==> flow/design.v <==
module array_multiplier(PRODUCT, A, B, clk);
 output reg signed [7:0] PRODUCT;
 input signed [3:0] A, B;
 input clk;
 reg [1:0] temp;
 integer i;
 reg e;
 reg [3:0] B1;
 initial
 begin
 PRODUCT = 8'd0;
 e = 1'b0;
 i = 0;
 B1 = -B;
 end
 always @(posedge clk)
 begin
 temp = { A[i], e };
 case(temp)
 2'd2 : PRODUCT[7:4] = PRODUCT[7:4] + B1;
 2'd1 : PRODUCT[7:4] = PRODUCT[7:4] + B;
 endcase
 PRODUCT = PRODUCT >> 1;
 PRODUCT[7] = PRODUCT[6];
 e=A[i];
 i = i + 1;
 end
endmodule
### Reports on array_multiplier

Tool output for the design above, in the order of the flow.
Lines are those of the file above, counted from 1.
Cell names lack the library's common part.
The mark n/a stands for no value.

| set-up | value |
|---|---|
| top module | array_multiplier |
| clock | clk |
| library | sky130hd |
| corner | tt_025C_1v80 |

### Word-level counts

Yosys after proc, flatten, opt, wreduce and memory -nomap, before mapping. Enables and synchronous resets that opt folds into registers are not counted as muxes. Memory bits, and registers merged into a memory's read port (data or address), are not among the register bits. Print and check cells are not counted. Equal cells are merged and count once.

| operators by class | value |
|---|---|
| add/sub/neg operators | 4 |
| eq/ne operators | 2 |
| shift-type cells | 1 |
| multiplexer cells | 1 |

Operators with widths:

| operator | count |
|---|---|
| adder 32 x 2 -> 32 bit (second input constant) | 1 |
| variable part select 4 x 32 -> 1 bit | 1 |
| adder 4 bit | 2 |
| parallel mux 4 bit (select 2 bit) | 1 |
| negation 4 bit | 1 |
| == test 2 x 1 -> 1 bit (second input constant) | 1 |
| == test 2 bit (second input constant) | 1 |

| bit counts | value |
|---|---|
| register bits | 40 |
| input port bits | 9 |
| output and inout port bits | 8 |
| word-level cells | 11 |

### Depth

Longest topological path by Yosys (ltp), each cell counted once; first at word level (registers and memories cut), then after technology mapping (sequential cells cut; the memories' decode and read muxes count).

| depth | value |
|---|---|
| word-level depth | 3 |
| ABC_AREA | 0 |
| depth in mapped cells | 10 |
| depth with buffers taken out | 10 |

### Netlist

Yosys stat after the flow's synthesis: flattened, memories mapped to cells. It holds for the ABC_AREA given above (unset counts as 0); a run with the other value may have another netlist.

| synthesis totals | value |
|---|---|
| mapped cells | 47 |
| chip area (Yosys) | 548.0 um2 |
| sequential area | 250.2 um2 |
| mapped flip-flops | 12 |
| buffers | 1 |

Cells by type:

| type | count | total area (um2) |
|---|---|---|
| dfxtp_1 | 11 | 220.211 |
| ha_1 | 6 | 75.072 |
| mux2_2 | 4 | 45.043 |
| edfxtp_1 | 1 | 30.029 |
| xnor2_1 | 3 | 26.275 |
| xnor3_1 | 1 | 22.522 |
| fa_1 | 1 | 20.019 |
| inv_1 | 5 | 18.768 |
| xor2_1 | 2 | 17.517 |
| nor2_1 | 3 | 11.261 |
| mux2i_1 | 1 | 10.01 |
| a211oi_1 | 1 | 7.507 |
| a21o_1 | 1 | 7.507 |
| buf_4 | 1 | 7.507 |
| a21oi_1 | 1 | 5.005 |
| nand3_1 | 1 | 5.005 |
| nor3_1 | 1 | 5.005 |
| o21ai_0 | 1 | 5.005 |

Other cell types: 2; their cells: 2.

### Path before layout

Path of least setup slack by OpenSTA after synthesis, without wires, with an ideal clock, recovery checks aside; 20% of the period is set as input and as output delay. Where synthesis merged equal registers, the netlist keeps one of their names.

| timing after synthesis | value |
|---|---|
| kind | input -> register |
| from | in A[1] |
| to | reg (name not given) |
| period | 2.81 ns |
| setup time | 0.258 ns |
| launch time at the first pin | 0.562 ns |
| data arrival time | 2.245 ns |
| path slack | 0.308 ns |
| delay of the path | 1.941 ns |
| stages on the path | 9 |
| buffers on the path | 0 |
| synthesis period reached | 2.502 ns |

"delay of the path" is the arrival time less input delay plus setup time.
"stages on the path": output pins that drive a net of the path, with the launching flip-flop's if there is one; two outputs of one cell count as two.
"synthesis period reached" is the clock period less the worst setup slack; recovery checks do not enter. This is arithmetic on one report: input and output delays are still those of the set period (20% each).
Between the ends stands the longest chain of elaborated cells between them, by number of cells; it is not shown to be the way that was timed. Of several equally long chains one is given.
A line is the first line of the expression or statement that the cell stems from. Yosys adds cells for indexed reads and writes and turns some case tables into memories.

| between the ends, after synthesis | value |
|---|---|
| cell sequence | mux2_2 > o21ai_1 > ha_1 > mux2_2 > ha_1 > a21o_1 > a21oi_1 > xnor3_1 > nor2_1 |
| cells in the longest elaborated chain | 3 |
| elaborated cells on any way between the ends | 4 |
| classes of those cells | eq/ne: 2; shift: 1; mux: 1 |

Ends and longest elaborated chain, after synthesis:

| item | RTL line | RTL |
|---|---|---|
| start, declared | 3 | `input signed [3:0] A, B;` |
| variable part select 4 x 32 -> 1 bit | 18 | `temp = { A[i], e };` |
| == test 2 x 1 -> 1 bit | 19 | `case(temp)` |
| parallel mux 4 bit (select 2 bit) | 19 |  |
| end, assigned | 20 |  |
| end, assigned | 21 |  |
| end, declared | 2 |  |

### Path in the finished layout

Path of least setup slack in the final report of entry B (OpenROAD, finished layout, wires in). Where an end is a register, its clock arrival counts in the times.

| timing post-layout | value |
|---|---|
| kind | register -> register |
| from | reg i[0] |
| to | reg (name not given) |
| period | 1.86 ns |
| setup time | 0.11 ns |
| launch time at the first pin | 0.27 ns |
| data arrival time | 2.45 ns |
| path slack | -0.43 ns |
| stages on the path | 8 |
| buffers on the path | 1 |

Between the ends stands the longest chain of elaborated cells between them, by number of cells; it is not shown to be the way that was timed. Of several equally long chains one is given.

| between the ends, post-layout | value |
|---|---|
| cell sequence | dfxtp_4 > mux2_4 > o21ai_2 > ha_2 > mux2_4 > buf_6 > fa_2 > mux2_4 |
| cells in the longest elaborated chain | 3 |
| elaborated cells on any way between the ends | 4 |
| classes of those cells | eq/ne: 2; shift: 1; mux: 1 |

Ends and longest elaborated chain, post-layout:

| item | RTL line | RTL |
|---|---|---|
| start, declared | 6 | `integer i;` |
| start, assigned | 26 | `i = i + 1;` |
| variable part select 4 x 32 -> 1 bit | 18 | `temp = { A[i], e };` |
| == test 2 x 1 -> 1 bit | 19 | `case(temp)` |
| parallel mux 4 bit (select 2 bit) | 19 |  |
| end, assigned | 20 |  |
| end, assigned | 21 |  |
| end, declared | 2 |  |

Module array_multiplier, platform sky130hd: 2 stored runs of the flow (Yosys, OpenROAD) with differing settings, in no particular order. Input and output delays are each 20% of the period that was set; the output load is 0.01 pF.
"period achieved" = clock period - worst setup slack. The figure is calculated, with input and output delays left at 20% of the set period.
"worst setup path time" is the time allowed to the run's worst setup path (the clock period less input and output delay, where it has them) less its slack. Clock arrival times count: a late capture clock shortens it, a late launch clock lengthens it.
"total power after layout" is the tool's figure for a default switching activity; nothing was simulated.

#### Entry A

| setting | value |
|---|---|
| period_ns | `2.24` |
| CORE_UTILIZATION | `47` |
| SETUP_SLACK_MARGIN | `0.34` |
| PLACE_DENSITY_LB_ADDON | `0.24` |
| CORE_ASPECT_RATIO | `1.49` |
| CORE_MARGIN | `9` |
| CELL_PAD_IN_SITES_DETAIL_PLACEMENT | `0` |
| TNS_END_PERCENT | `50` |
| ABC_AREA | `0` |
| GPL_TIMING_DRIVEN | `1` |
| GPL_ROUTABILITY_DRIVEN | `0` |
| CAP_MARGIN | `15` |
| MAX_ROUTING_LAYER | `met4` |
| SLEW_MARGIN | `20` |

Not finished: floorplanning ended with error PDN-0185.

#### Entry B

| setting | value |
|---|---|
| period_ns | `1.86` |
| CORE_UTILIZATION | `24` |
| CORE_MARGIN | `7` |
| CTS_CLUSTER_SIZE | `93` |
| SLEW_MARGIN | `25` |
| CAP_MARGIN | `20` |

| result | value |
|---|---|
| area inside the die boundary | 3817.4 um2 |
| worst setup path time | 2.29 ns |
| worst setup path type | register -> register |
| post-layout utilization | 42.7% |
| total negative slack on setup checks | -1.162 ns |
| total power after layout | 0.001109 W |
| period achieved | 2.287 ns |
| synthesized cell area | 548.0 um2 |
| post-route worst hold slack | 0.358 ns |
| setup slack of the critical path | -0.427 ns |
| standard-cell area after layout | 935.9 um2 |
